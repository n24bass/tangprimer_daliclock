==> flow/design.v <==
module lcd_sync
  #(
    parameter IMG_W = 100,   
    parameter IMG_H = 100   
    )
   (
    input wire 	       clk,  
    input wire 	       rest_n,  
    output wire        lcd_clk,  
    output wire        lcd_pwm,  
    output wire        lcd_de,  
    output wire [10:0] xofs,
    output wire [10:0] yofs,
    output wire [15:0] addr
    );
   localparam TFT_H = 800;   
   localparam TFT_V = 480;   
   localparam thb = 256;
   localparam th = TFT_H + thb;  
   localparam tvb = 45;
   localparam tv = TFT_V + tvb;  
   reg [10:0] 	       counter_hs;
   reg [10:0] 	       counter_vs;
   always@ (posedge clk) begin
      if (rest_n == 1'b0) begin
	 counter_hs <= 0;
	 counter_vs <= 0;
      end else begin
	 if (counter_hs == th) begin
	    if (counter_vs == tv)
	      counter_vs <= 0;
	    else
	      counter_vs <= counter_vs + 1;
	    counter_hs <= 0;
	 end
	 else
	   counter_hs <= counter_hs + 1;
      end	
   end
   assign lcd_clk = (rest_n == 1) ? clk : 1'b0;
   assign lcd_pwm = (rest_n == 1) ? 1'b1 : 1'b0;
   assign lcd_de = (counter_hs >= thb && counter_hs <= th && counter_vs >= tvb  && counter_vs < tv) ? 1 : 0;
   assign xofs = (counter_hs >= thb)? counter_hs - thb: 0;
   assign yofs = (counter_vs >= tvb)? counter_vs - tvb: 0;
   reg [15:0] read_addr; 
   assign addr = read_addr;
   always@(posedge clk or negedge rest_n)
     begin
        if (!rest_n)
          read_addr <= 16'd0;
        else if (lcd_de)  
          read_addr <= xofs + yofs * IMG_W;
        else
          read_addr <= 16'd0;  
     end
endmodule
======== From RTL to reports: lcd_sync ========
Tool output for the design above, in the order of the flow.
Line numbers count from 1 in the design file above.
Operators: Yosys type, input widths -> output width; for muxes data width and select width s.
Library cell names are shortened.
A cell with - has no value.
inputs
  top ..................................... lcd_sync
  clock port .............................. clk
  cell library ............................ sky130hd
  library corner .......................... tt_025C_1v80

======== After elaboration ========
Source: Yosys, flattened and elaborated, memories not mapped. Widths are those after wreduce. Registers that Yosys merges into a memory's read port (data or address) are not register bits. Print and check cells do not count. Equal cells are merged and count once.
storage and ports
  register bits ........................... 38
  input port bits ......................... 2
  output and inout port bits .............. 41
  word-level cells ........................ 27
cells by class
  add/sub/neg operators ................... 5
  $mul .................................... 1
  order comparisons ....................... 4
  eq/ne operators ......................... 2
  mux-type cells .......................... 7
  bitwise logic cells ..................... 1
  reduce/logical cells .................... 4
operator list
  cell                   count
  $mul 11x5->14 const B  1
  $mux 11                3
  $add 11x1->11 const B  2
  $add 11x16->16         1
  $mux 16                1
  $lt 11x10->1 const B   1
  $eq 11x10->1 const B   1
  $le 11x11->1 const B   1
  $eq 11x11->1 const B   1
  $sub 11x6->11 const B  1
  $ge 11x6->1 const B    1
  $sub 11x9->11 const B  1
  $ge 11x9->1 const B    1
  $logic_and 1x1->1      3
  $mux 1                 3
  $reduce_or 2->1        1
  $not 1->1              1

======== Longest topological paths ========
Longest topological path by Yosys (ltp), each cell counted once; first at word level (registers and memories cut), then after technology mapping (sequential cells cut; the memories' decode and read muxes count).
logic depth
  depth after elaboration ................. 6
  ABC_AREA ................................ 0
  gate-level depth with buffers ........... 22
  mapped depth without buffers ............ 21

======== Netlist ========
The flow's flattened synthesis, as Yosys stat reports it; memories are mapped. The netlist is that of the ABC_AREA named above (0 if unset); the other value can give another one.
Totals and module areas in this step are rounded.
mapped netlist
  cell count .............................. 393
  mapped area ............................. 3380 µm²
  area of sequential cells ................ 841 µm²
  flip-flop cells ......................... 38
cells by type
  cell       count
  ha_1       45
  dfxtp_1    22
  dfrtp_1    16
  xnor2_1    27
  nor2_1     61
  xor2_1     18
  inv_1      41
  fa_1       6
  nand3_1    15
  a21oi_1    14
  nor3_1     14
  and2_1     8
  nand2_1    13
  o21ai_0    7
  and3_1     5
  buf_4      4
  o21a_1     4
  a2111oi_4  1
Not listed: further types 41, cells in them 72.

Ticket comment

Below are 2 stored runs of the flow (Yosys, OpenROAD; platform sky130hd) on lcd_sync, each with its settings and what was measured, unordered. Constraints: input delay and output delay 20% of the set period each, output load 0.01 pF.
"total power of the final layout": no workload was simulated; the value follows from the tool's default switching activity.
The results are shown rounded.

======== flow run 1 ========
==> flow/run.sh <==
#!/bin/bash
# the make line also repeats the synthesis and layout settings of config.mk as NAME=value (left out here)
make -C /OpenROAD-flow-scripts/flow DESIGN_CONFIG=/design/flow/config.mk WORK_HOME=/design/flow/orfs CLKGATE_MAP_FILE= finish
==> flow/config.mk <==
export PLATFORM = sky130hd
export DESIGN_NAME = lcd_sync
export DESIGN_NICKNAME = lcd_sync
export VERILOG_FILES = /design/flow/design.v
export SDC_FILE = /design/flow/constraint.sdc
export NUM_CORES = 4
export LEC_CHECK = 0
export CAP_MARGIN = 30
export CELL_PAD_IN_SITES_DETAIL_PLACEMENT = 1
export CORE_MARGIN = 2
export CORE_UTILIZATION = 40
export GPL_ROUTABILITY_DRIVEN = 0
export PLACE_DENSITY = 0.41
export SETUP_SLACK_MARGIN = -0.25
export SLEW_MARGIN = 5
export TNS_END_PERCENT = 55
==> flow/constraint.sdc <==
create_clock -name core_clock -period 7.32 [get_ports {clk}]
set_input_delay 1.4640 -clock core_clock [delete_from_list [all_inputs] [get_ports {clk}]]
set_output_delay 1.4640 -clock core_clock [all_outputs]
set_load 0.01 [all_outputs]

-------- measured, flow run 1 --------
  area inside the die boundary ............ 9210 µm²
  post-route utilization .................. 0.491
  standard-cell area after layout ......... 4040 µm²
  setup slack of the worst path ........... 1360 ps
  total negative slack on setup checks .... 0 ps
  total power of the final layout ......... 465 µW
  chip area in the Yosys report ........... 3380 µm²
  final worst hold slack .................. 475 ps

======== flow run 2 ========
==> flow/run.sh <==
#!/bin/bash
# the make line also repeats the synthesis and layout settings of config.mk as NAME=value (left out here)
make -C /OpenROAD-flow-scripts/flow DESIGN_CONFIG=/design/flow/config.mk WORK_HOME=/design/flow/orfs CLKGATE_MAP_FILE= finish
==> flow/config.mk <==
export PLATFORM = sky130hd
export DESIGN_NAME = lcd_sync
export DESIGN_NICKNAME = lcd_sync
export VERILOG_FILES = /design/flow/design.v
export SDC_FILE = /design/flow/constraint.sdc
export NUM_CORES = 4
export LEC_CHECK = 0
export CAP_MARGIN = 20
export CORE_ASPECT_RATIO = 1.54
export CORE_MARGIN = 7
export CORE_UTILIZATION = 65
export GPL_TIMING_DRIVEN = 0
export MAX_ROUTING_LAYER = met5
export PLACE_DENSITY = 0.71
export SLEW_MARGIN = 10
==> flow/constraint.sdc <==
create_clock -name core_clock -period 9.55 [get_ports {clk}]
set_input_delay 1.9100 -clock core_clock [delete_from_list [all_inputs] [get_ports {clk}]]
set_output_delay 1.9100 -clock core_clock [all_outputs]
set_load 0.01 [all_outputs]

-------- measured, flow run 2 --------
  area inside the die boundary ............ 7470 µm²
  post-route utilization .................. 0.802
  standard-cell area after layout ......... 4010 µm²
  setup slack of the worst path ........... 2030 ps
  total negative slack on setup checks .... 0 ps
  total power of the final layout ......... 319 µW
  chip area in the Yosys report ........... 3380 µm²
  final worst hold slack .................. 486 ps
